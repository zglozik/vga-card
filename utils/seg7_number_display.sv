==> flow/design.v <==
package vga_pkg;
   localparam int unsigned MM_MEM_ADDR_WIDTH = 32;
   localparam int unsigned MM_MEM_DATA_WIDTH = 16;
   localparam int unsigned WIDTH          = 640;
   localparam int unsigned HEIGHT         = 480;
   localparam int unsigned FB_CDEPTH      = 4;
   localparam int unsigned FB_PIXEL_WIDTH = MM_MEM_DATA_WIDTH;   
   localparam int unsigned DISPLAY_CDEPTH = 4;
   localparam int unsigned ADDR_X_WIDTH = $clog2(WIDTH);
   localparam int unsigned ADDR_Y_WIDTH = $clog2(HEIGHT);
   typedef struct packed {
      logic [MM_MEM_DATA_WIDTH-1:0] data;
      logic                         startofpacket;
      logic                         endofpacket;
   } prefetcher_fifo_item_t;
   localparam int unsigned MM_CSR_ADDR_WIDTH = 4;
   localparam int unsigned MM_CSR_DATA_WIDTH = 32;
   localparam int unsigned COORD_DATA_WIDTH = 16;
   localparam int unsigned COLOR_DATA_WIDTH = 12;
   typedef struct packed {
      logic [COORD_DATA_WIDTH-1:0] x;
      logic [COORD_DATA_WIDTH-1:0] y;
   } coordinate_t;
   typedef struct packed {
      logic [MM_CSR_DATA_WIDTH - COLOR_DATA_WIDTH - 1:0] padding;
      logic [COLOR_DATA_WIDTH-1:0] color;
   } color_t;
   localparam logic [1:0] VGA_STREAM_RESTART_REG = 0;               
   localparam logic [2:0] VGA_SPRITE_STREAM_ENABLE_REG       = 1;   
   localparam logic [2:0] VGA_SPRITE_STREAM_BASE_ADDRESS_REG = 2;   
   localparam logic [2:0] VGA_SPRITE_STREAM_XY_REG           = 3;   
   localparam logic [2:0] VGA_SPRITE_STREAM_COLOR_REG        = 4;   
endpackage: vga_pkg
module bin2bcd
#(
   parameter int unsigned BINARY_DATA_WIDTH = 16,
   parameter int unsigned BCD_DIGITS        = 5,
   parameter int unsigned BCD_DIGIT_WIDTH   = 4
)
(
   input  logic clk,
   input  logic reset,
   input  logic start,
   output logic done,
   input  logic [BINARY_DATA_WIDTH-1:0]               binary,
   output logic [BCD_DIGITS-1:0][BCD_DIGIT_WIDTH-1:0] bcd
);
   typedef enum logic [1:0] {
      IDLE,
      INIT,
      RUNNING,
      DONE
   } state_t;
   state_t current_state, next_state;
   logic [BINARY_DATA_WIDTH-1:0]               binary_reg;
   logic [BCD_DIGITS-1:0][BCD_DIGIT_WIDTH-1:0] bcd_reg;
   logic [BCD_DIGITS*BCD_DIGIT_WIDTH-1:0]      bcd_next;
   logic [$clog2(BINARY_DATA_WIDTH + 1)-1:0]   counter;
   always_comb
   begin: state_update
      next_state = current_state;
      case (current_state)
         IDLE:
            if (start)
               next_state = INIT;
         INIT:
            next_state = RUNNING;
         RUNNING:
            if (counter == 0)
               next_state = DONE;
         DONE:
            next_state = IDLE;
         default:
            ;  
      endcase
   end
   generate
      genvar i;
      for (i = 0; i < BCD_DIGITS; i = i + 1) begin: bcd_next_calc
         assign bcd_next[i*BCD_DIGIT_WIDTH+:BCD_DIGIT_WIDTH] = bcd_reg[i] >= 5 ? bcd_reg[i] + 2'd3 : bcd_reg[i];
      end
   endgenerate
   always_ff @(posedge clk)
   begin: conversion
      if (reset) begin
         binary_reg <= '0;
         bcd_reg    <= '0;
         counter    <= '0;
      end
      else begin
         case (current_state)
            IDLE:
               if (start)
                  binary_reg <= binary;
            INIT:
               begin
                  bcd_reg <= '0;
                  counter <= $bits(counter)'(BINARY_DATA_WIDTH - 1'b1);
               end
            RUNNING:
               begin
                  bcd_reg    <= {bcd_next[$high(bcd_next)-1:0], binary_reg[BINARY_DATA_WIDTH-1]};
                  binary_reg <= binary_reg << 1;
                  counter    <= counter - 1'b1;
               end
            default:
               ;  
         endcase
      end
   end
   assign bcd  = bcd_reg;
   assign done = current_state == DONE;
   always_ff @(posedge clk)
   begin: state_transition
      if (reset)
         current_state <= IDLE;
      else
         current_state <= next_state;
   end      
endmodule: bin2bcd
module seg7_display(
   input  logic en,            
   input  logic [3:0] number,  
   output logic [7:0] display  
);
   always_comb
   begin
      if (en)
         case (number)
            4'd0:    display = 8'b11000000;
            4'd1:    display = 8'b11111001;
            4'd2:    display = 8'b10100100;
            4'd3:    display = 8'b10110000;
            4'd4:    display = 8'b10011001;
            4'd5:    display = 8'b10010010;
            4'd6:    display = 8'b10000010;
            4'd7:    display = 8'b11111000;
            4'd8:    display = 8'b10000000;
            4'd9:    display = 8'b10010000;
            default: display = '0;
         endcase
      else
         display = '1;
   end
endmodule: seg7_display
module seg7_number_display
#(
   parameter BINARY_DATA_WIDTH   = 16,
   parameter BCD_DIGITS          = 5,
   parameter CSR_ADDR_WIDTH      = 4,
   parameter CSR_DATA_WIDTH      = 32
)
(
   input logic clk,
   input logic reset,
   input  logic                      mm_csr_write,
   input  logic [CSR_ADDR_WIDTH-1:0] mm_csr_address,
   input  logic [CSR_DATA_WIDTH-1:0] mm_csr_writedata,
   output logic                      mm_csr_waitrequest,
   output logic [BCD_DIGITS*8-1:0] digits
);
   localparam BCD_DIGIT_WIDTH = 4;
   logic enabled;  
   logic running;  
   logic start, done;
   logic [BINARY_DATA_WIDTH-1:0]                binary;
   logic [BCD_DIGITS-1:0][BCD_DIGIT_WIDTH-1:0]  bcd;
   logic [BCD_DIGITS-1:0]                       digits_enabled;    
   logic update_required;
   bin2bcd #(
      .BINARY_DATA_WIDTH(BINARY_DATA_WIDTH),
      .BCD_DIGITS(BCD_DIGITS)
   ) bin2bcd_0(
      .clk,
      .reset,
      .start,
      .done,
      .binary,
      .bcd
   );
   generate
      genvar i;
      for (i = 0; i < BCD_DIGITS; i = i + 1) begin: digit_display
         if (i == 0) begin
            assign digits_enabled[0] = enabled;
         end
         else begin
            assign digits_enabled[i] = enabled && |bcd[BCD_DIGITS-1:i];
         end
         seg7_display seg7_display_0(
            .en(digits_enabled[i]),
            .number(bcd[i]),
            .display(digits[i*8+:8])
         );
      end
   endgenerate
   assign mm_csr_waitrequest = '0;
   always_ff @(posedge clk)
   begin: state_update
      if (reset) begin
         enabled         <= '0;
         binary          <= '0;
         update_required <= '0;
         start           <= '0;
         running         <= '0;
      end
      else begin
         start <= 1'b0;
         if (mm_csr_write) begin
            case (mm_csr_address)
               0:
                  enabled <= mm_csr_writedata[0];
               1:
                  begin
                     binary <= BINARY_DATA_WIDTH'(mm_csr_writedata);
                     update_required <= 1'b1;
                  end
               default:
                  ;  
            endcase
         end
         if (!running && update_required) begin
            start           <= 1'b1;
            running         <= 1'b1;
            update_required <= '0;
         end
         else if (running && done) begin
            running <= 1'b0;
         end
      end
   end
endmodule: seg7_number_display
---- Step by step through the tools: seg7_number_display ----
Tool output for the design above, in the order of the flow.
Line numbers count from 1 in the design file above.
Cell names lack the library's common part.
A cell with -- has no value.
inputs
  design top .............................. seg7_number_display
  clock port .............................. clk
  library ................................. sky130hd
  timing corner ........................... tt_025C_1v80

---- Elaborated design ----
Source: Yosys, flattened and elaborated, memories not mapped. Widths are those after wreduce. Print and check cells do not count. Equal cells are merged and count once.
Memory sizes are those after Yosys's memory passes, which may raise the word count (mostly to a power of two), join words into wider ones and drop unused or constant bits.
operators by class
  add/sub/neg operators ................... 6
  $lt $le $gt $ge ......................... 5
  equality and inequality tests ........... 6
  muxes and demuxes ....................... 30
  reductions and logical operators ........ 22
operators with widths
  cell                                          number
  two-way mux 4 bit                             14
  parallel mux 20 bit (select 2 bit)            1
  two-way mux 8 bit                             5
  parallel mux 16 bit (select 2 bit)            1
  >= comparator 4 x 3 -> 1 bit with constant B  5
  OR reduction 16 bit                           1
  adder 4 x 2 -> 4 bit with constant B          4
  two-way mux 16 bit                            1
  OR reduction 12 bit                           1
  parallel mux 5 bit (select 2 bit)             1
  AND reduction 2 bit                           4
  OR reduction 8 bit                            1
  parallel mux 2 bit (select 4 bit)             1
  logical AND 1 bit                             6
  nonzero test 2 bit                            3
  subtractor 5 x 1 -> 5 bit with constant B     1
  logical NOT 5 bit                             1
  equality test 2 bit with constant B           2
  equality test 4 x 1 -> 1 bit with constant B  1
  logical NOT 4 bit                             1
  OR reduction 4 bit                            1
  two-way mux 2 bit                             2
  adder 3 x 2 -> 3 bit with constant B          1
  two-way mux 3 bit                             1
  two-way mux 1 bit                             3
  equality test 2 x 1 -> 1 bit with constant B  1
  != test 2 x 1 -> 1 bit with constant B        1
  != test 2 bit with constant B                 1
Not listed: further kinds 3, cells in them 3.
word-level totals
  register bits after elaboration ......... 63
  memory bits (read-only) ................. 640
  clocked read ports x word width ......... 40
  memory cells ............................ 5
  input port bits ......................... 39
  output and inout bits ................... 41
  elaborated cells ........................ 83
memories
  name              depth  width  read ports  write ports  RTL line  RTL
  (name not given)  16     8      1           0            129       case (number)
  (name not given)  16     8      1           0            129
  (name not given)  16     8      1           0            129
  (name not given)  16     8      1           0            129
  (name not given)  16     8      1           0            129

---- Longest topological paths ----
Yosys ltp: most cells in a row. Word level: on the elaborated netlist, between registers, memories and ports. Mapped: between sequential cells and ports; inverters and the memories' decode and read muxes count.
depth
  depth after elaboration ................. 5
  ABC_AREA ................................ 0
  mapped depth ............................ 11

---- Mapped cells and area ----
Yosys stat after the flow's synthesis: flattened, memories mapped to cells. It holds for the ABC_AREA given above (unset counts as 0); a run with the other value may have another netlist.
The area totals of this step are shown rounded.
synthesis totals
  standard cells after synthesis .......... 575
  synthesis area .......................... 5390 sq um
  mapped flip-flops ....................... 105
cells by type
  cell      number  total area (sq um)
  dfxtp_1   105     2.1E+03
  ha_1      39      487.968
  mux2i_1   38      380.365
  nand2b_1  40      250.24
  nor2_1    54      202.694
  a211oi_1  21      157.651
  nand2_1   36      135.13
  inv_1     35      131.376
  or2_2     20      125.12
  a21oi_1   21      105.101
  o21ai_0   17      85.082
  o211ai_1  8       60.058
  buf_4     6       45.043
  buf_6     4       45.043
  clkbuf_1  11      41.29
  buf_2     8       40.038
  a211oi_2  3       37.536
  a21o_1    5       37.536
Not listed: further types 58, cells in them 104.
The figures by module come from a second, unflattened synthesis with its own total; it is not the netlist above.
second synthesis, totals
  cells (unflattened synthesis) ........... 517
  area total of the unflattened synthesis .. 4330 sq um
Rows give one instance, submodules left out.
modules
  module               times used  cells  area (sq um)  seq. area (sq um)
  bin2bcd              1           264    2350          901
  seg7_display         5           31     209           0.0
  seg7_number_display  1           98     928           400

---- Timing after synthesis ----
OpenSTA on the mapped netlist: ideal clock, no wires. The path of least setup slack (recovery checks aside). Input and output delay are each 20% of the period. Register names are those of the netlist, which keeps one name where synthesis merged equal registers.
timing path after synthesis
  path type ............................... in2reg
  start ................................... in reset
  end ..................................... reg (no name shown)
  clock period ............................ 4410 ps
  external input delay .................... 882 ps
  setup time .............................. 70 ps
  time at the first pin ................... 882 ps
  data arrival time ....................... 2600 ps
  setup slack ............................. 1740 ps
  delay of the path ....................... 1788 ps
  stages on the path ...................... 8
  period reached after synthesis .......... 2670 ps
"delay of the path" = arrival - input delay + setup time.
"stages on the path" counts driving pins, that of a launching flip-flop among them; a cell with two outputs on the path counts twice.
"period reached after synthesis" = period - worst setup slack (recovery checks aside). The figure is calculated, with input and output delays left at 20% of the set period.
between the ends, after synthesis
  cells stage by stage .................... buf_4 -> nand2b_4 -> buf_4 -> o41ai_2 -> inv_1 -> ha_1 -> or2_2 -> a21oi_1
ends and longest elaborated chain, after synthesis
  what         RTL line  RTL
  from (decl)  155       input logic reset,
Chain of elaborated cells between the ends: none given.

---- Worst path after layout ----
From the final timing report of run 1: the path of least setup slack in the routed layout; clock arrival at registers is part of the times.
The path's times are printed in steps of 10 ps; the period is the one set.
timing path post-layout
  path type ............................... reg2out
  start ................................... reg bin2bcd_0.bcd_reg
  end ..................................... out digits[9]
  clock period ............................ 2500 ps
  external output delay ................... 500 ps
  time at the first pin ................... 360 ps
  data arrival time ....................... 2390 ps
  setup slack ............................. -390 ps
  stages on the path ...................... 10
Where an end lacks its bit number, it is one bit of the signal, or one of the new flip-flops if synthesis recoded a state register.
The rows between start and end are the longest chain of elaborated cells between them; the timing report does not say that the signal goes this way. Where chains are equally long, one stands for them.
A line is the first line of the expression or statement that the cell stems from. Yosys adds cells for indexed reads and writes and turns some case tables into memories.
A register here has more assigning lines than the two given.
between the ends, post-layout
  cells stage by stage .................... dfxtp_2 -> inv_2 -> ha_4 -> or3b_4 -> nor4_4 -> nand3_2 -> o41a_4 -> buf_6 -> nand2b_1 -> buf_2
  length of the longest elaborated chain .. 3
ends and longest elaborated chain, post-layout
  what                 RTL line  RTL
  from (decl)          56        logic [BCD_DIGITS-1:0][BCD_DIGIT_WIDTH-1:0] bcd_reg;
  from (assign)        87        bcd_reg    <= '0;
  from (assign)        102       bcd_reg    <= {bcd_next[$high(bcd_next)-1:0], binary_reg[BINARY_DATA_WIDTH-1]};
  OR reduction 16 bit  188       assign digits_enabled[i] = enabled && |bcd[BCD_DIGITS-1:i];
  logical AND 1 bit    188
  two-way mux 8 bit    128       if (en)
  to (decl)            160       output logic [BCD_DIGITS*8-1:0] digits

Add stored flow runs of seg7_number_display

Module seg7_number_display, platform sky130hd: 2 stored runs of the flow (Yosys, OpenROAD) with differing settings, in no particular order. Input and output delays are each 20% of the period that was set; the output load is 0.01 pF.
"reached clock period" means the clock period less the worst setup slack. The figure is calculated, with input and output delays left at 20% of the set period.
"worst setup path time" is the time allowed to the run's worst setup path (the clock period less input and output delay, where it has them) less its slack. Clock arrival times count: a late capture clock shortens it, a late launch clock lengthens it.
"total power after layout": no workload was simulated; the value follows from the tool's default switching activity.
"worst setup path time" is given in steps of 10 ps.
Measured values are rounded.

---- run 1 ----
settings
  period_ns = 2.5
  CORE_UTILIZATION = 23
  PLACE_DENSITY_LB_ADDON = 0.1
  CORE_MARGIN = 10
  CELL_PAD_IN_SITES_GLOBAL_PLACEMENT = 2
  TNS_END_PERCENT = 35
  GPL_TIMING_DRIVEN = 1
  CTS_CLUSTER_DIAMETER = 155
  MIN_ROUTING_LAYER = met2
  CAP_MARGIN = 20
  SLEW_MARGIN = 20
results
  synthesized cell area ................... 5390 sq um
  die outline area ........................ 30000 sq um
  standard-cell area of the final layout .. 6980 sq um
  post-route utilization .................. 30.6%
  worst slack on setup checks ............. -392 ps
  total negative setup slack .............. -6230 ps
  worst hold slack after layout ........... 454 ps
  total power after layout ................ 3.23 mW
  reached clock period .................... 2892 ps
  worst setup path time ................... 2390 ps
  worst setup path kind ................... reg2out

---- run 2 ----
settings
  period_ns = 4.52
  CORE_UTILIZATION = 36
  PLACE_DENSITY_LB_ADDON = 0.01
  HOLD_SLACK_MARGIN = 0.03
  CORE_ASPECT_RATIO = 1.02
  CORE_MARGIN = 10
  CELL_PAD_IN_SITES_GLOBAL_PLACEMENT = 1
  TNS_END_PERCENT = 35
  CTS_CLUSTER_DIAMETER = 115
  CAP_MARGIN = 20
  SLEW_MARGIN = 20
results
  synthesized cell area ................... 5390 sq um
  die outline area ........................ 20300 sq um
  standard-cell area of the final layout .. 6380 sq um
  post-route utilization .................. 43.1%
  worst slack on setup checks ............. 721 ps
  total negative setup slack .............. 0 ps
  worst hold slack after layout ........... 465 ps
  total power after layout ................ 1.71 mW
  reached clock period .................... 3799 ps
  worst setup path time ................... 2900 ps
  worst setup path kind ................... reg2out
